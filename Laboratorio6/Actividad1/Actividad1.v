==> flow/design.v <==
module Actividad1(
	input 		          		CLOCK_50,
	output		     [9:0]		LEDR,
	input 		     [9:0]		SW
);
   wire [31:0] bus_32;
	temporizador t1(
		.reloj(CLOCK_50),
		.salida(bus_32)
		);
	multiplexor m1(
		.data0x(bus_32[31:28]),
		.data1x(bus_32[27:24]),
		.sel(SW[4]),
		.result(LEDR[9:6])
		);
endmodule
module multiplexor (
	data0x,
	data1x,
	sel,
	result);
	input [3:0] data0x;
	input [3:0] data1x;
	input sel;
	output[3:0] result;
	assign result = sel ? data1x : data0x;
endmodule
module temporizador (reloj, salida);
	input reloj;
	output [31:0] salida;
	reg [31:0] salida;
	always @(posedge reloj)
		begin
			salida <= salida + 1;
		end
endmodule
; From RTL to reports: Actividad1
; What the tools print for Actividad1, step after step.
; Line numbers count from 1 in the design file above.
; Operators: Yosys type, input widths -> output width; for muxes data width and select width s.
; Cell names lack the library's common part.
; The mark n/a stands for no value.
[design]
design = Actividad1
clk_port = CLOCK_50
cell_library = sky130hd
corner = tt_025C_1v80

; Word-level counts
; Counts by Yosys on the flattened word-level netlist (proc, flatten, opt, wreduce; memories kept). Register bits leave out memories and registers merged into their read ports (data or address); mux counts leave out enables and synchronous resets folded into registers. Print and check cells are left out. Cells with the same type and inputs are merged into one.
[classes]
n_addsub = 1
n_mux = 1
[op_table]
columns = cell, count
row1 = $add 32x1->32 const B, 1
row2 = $mux 4, 1
[word_totals]
in_bits = 11
ff_bits = 32

; Logic depth
; Longest topological path by Yosys (ltp), each cell counted once; first at word level (registers and memories cut), then after technology mapping (sequential cells cut; the memories' decode and read muxes count).
[depth]
depth_word = 1
ABC_AREA = 1
mapped_depth = 8

; Synthesis result
; The flow's flattened synthesis, as Yosys stat reports it; memories are mapped. The netlist is that of the ABC_AREA named above (0 if unset); the other value can give another one.
[types]
columns = cell, count
row1 = dfxtp_1, 32
row2 = nand2_1, 95
row3 = nor2_1, 32
row4 = xor2_1, 9
row5 = inv_1, 19
row6 = nor2_4, 6
row7 = nand3b_1, 8
row8 = buf_4, 6
row9 = xnor2_1, 5
row10 = nor2_8, 2
row11 = nand3_1, 7
row12 = nand2_2, 4
row13 = o21ai_0, 5
row14 = nor2_2, 3
row15 = xor2_2, 1
row16 = ha_1, 1
row17 = nand2_4, 1
row18 = conb_1, 1
[synth_totals]
mapped_cells = 237
seqArea_um2 = 640.6
mapped_area_um2 = 1671.6
buf_cells = 6
ffs = 32

; Worst setup path after synthesis
; Source: OpenSTA report_checks on the synthesized netlist (no wires, ideal clock, input and output delay 20% of the period each), path of least setup slack; recovery checks are left aside. Register names are those of the netlist, which keeps one name where synthesis merged equal registers.
[synth_timing]
path_type = register to register
startpoint = reg t1.salida[1]
endpoint = reg t1.salida[30]
setup_slack_ps = 868
tclk_ps = 2100
path_delay_ps = 1232
t_required_ps = 1988
path_stages = 9
n_path_buf = 0
t_first_pin_ps = 0
arrival_time_ps = 1120
period_less_setup_slack_ps = 1232
; "path_delay_ps" = arrival - input delay + setup time.
; "path_stages" counts driving pins, that of a launching flip-flop among them; a cell with two outputs on the path counts twice.
; "period_less_setup_slack_ps" is the clock period less the worst setup slack; recovery checks do not enter. This is arithmetic on one report: input and output delays are still those of the set period (20% each).
; Between the ends stands the longest chain of elaborated cells between them, by number of cells; it is not shown to be the way that was timed. Of several equally long chains one is given.
; Each line given opens the expression or statement behind the cell; cells for indexed reads and writes are added by Yosys, which also makes memories of some case tables.
[synth_between]
path_cell_list = dfxtp_1 -> ha_1 -> nand2_2 -> nor2_4 -> nand2_1 -> nor2_4 -> nand2_1 -> nand2_1 -> nand2_1
elab_chain_cells = 1
[synth_rtl]
columns = element, line
row1 = "start, declared", 31  ; output [31:0] salida;
row2 = "start, assigned", 35  ; salida <= salida + 1;
row3 = $add 32x1->32, 35
row4 = "end, assigned", 35
row5 = "end, declared", 31

; Worst path after layout
; Path of least setup slack in the final report of run 1 (OpenROAD, finished layout, wires in). Where an end is a register, its clock arrival counts in the times.
; The report prints the path's times to 10 ps; the period is as set.
[layout_timing]
path_type = register to register
startpoint = reg t1.salida[0]
endpoint = reg t1.salida[6]
n_path_buf = 2
t_first_pin_ps = 290
tclk_ps = 1180
arrival_time_ps = 1480
t_required_ps = 1360
setup_slack_ps = -110
path_stages = 8
; Between the ends stands the longest chain of elaborated cells between them, by number of cells; it is not shown to be the way that was timed. Of several equally long chains one is given.
[layout_between]
path_cell_list = dfxtp_2 -> ha_4 -> nand2_4 -> nor2_4 -> nand2_2 -> buf_4 -> buf_4 -> xnor2_1
elab_chain_cells = 1
[layout_rtl]
columns = element, line
row1 = "start, declared", 31  ; output [31:0] salida;
row2 = "start, assigned", 35  ; salida <= salida + 1;
row3 = $add 32x1->32, 35
row4 = "end, assigned", 35
row5 = "end, declared", 31

; Settings and measured results of 2 stored flow runs for module Actividad1 (sky130hd), not sorted in any way. The constraints put input and output delay at 20% of the set period each and load the outputs with 0.01 pF.
; "period_reached_ps" = clock period - worst setup slack. The figure is calculated, with input and output delays left at 20% of the set period.
; "timing.worst_path_ps": the worst setup path's part of the clock period (all of it between registers, 20% less for each end at a port) less its slack. A launch clock that arrives late makes it longer, a capture clock that arrives late makes it shorter.
; By "fin_power_mw" is meant OpenSTA's value without simulated activity: inputs other than the clock are taken to toggle once in ten clock periods, and the tool carries that through the logic.
; "timing.worst_path_ps" is given in steps of 10 ps.

[run 1: settings]
period_ns = 1.18
CORE_UTILIZATION = 22
SETUP_SLACK_MARGIN = 0.35
PLACE_DENSITY_LB_ADDON = 0.14
CELL_PAD_IN_SITES_GLOBAL_PLACEMENT = 0
CELL_PAD_IN_SITES_DETAIL_PLACEMENT = 0
TNS_END_PERCENT = 10
ABC_AREA = 1
CTS_CLUSTER_SIZE = 70
CAP_MARGIN = 20
CORE_MARGIN = 2
SLEW_MARGIN = 20
[run 1: results]
period_reached_ps = 1293
finish.stdcell_area_um2 = 2230.9
total_die_area_um2 = 8311.1
final_setup_tns_ps = -930
hold_worst_slack_ps = 443
synth_area_um2 = 1671.6
worst_setup_slack_ps = -113
timing.worst_path_ps = 1290
worst_path_kind = register to register
util_frac = 0.306
fin_power_mw = 2.004

[run 2: settings]
period_ns = 1.16
CORE_UTILIZATION = 15
SETUP_SLACK_MARGIN = 0.34
TNS_END_PERCENT = 5
GPL_ROUTABILITY_DRIVEN = 1
CAP_MARGIN = 10
CORE_MARGIN = 2
SLEW_MARGIN = 20
[run 2: results]
hold_worst_slack_ps = 456
final_setup_tns_ps = -2150
synth_area_um2 = 1401.3
worst_setup_slack_ps = -159
total_die_area_um2 = 10131.4
finish.stdcell_area_um2 = 2087.0
period_reached_ps = 1319
timing.worst_path_ps = 1320
worst_path_kind = register to register
fin_power_mw = 1.985
util_frac = 0.228
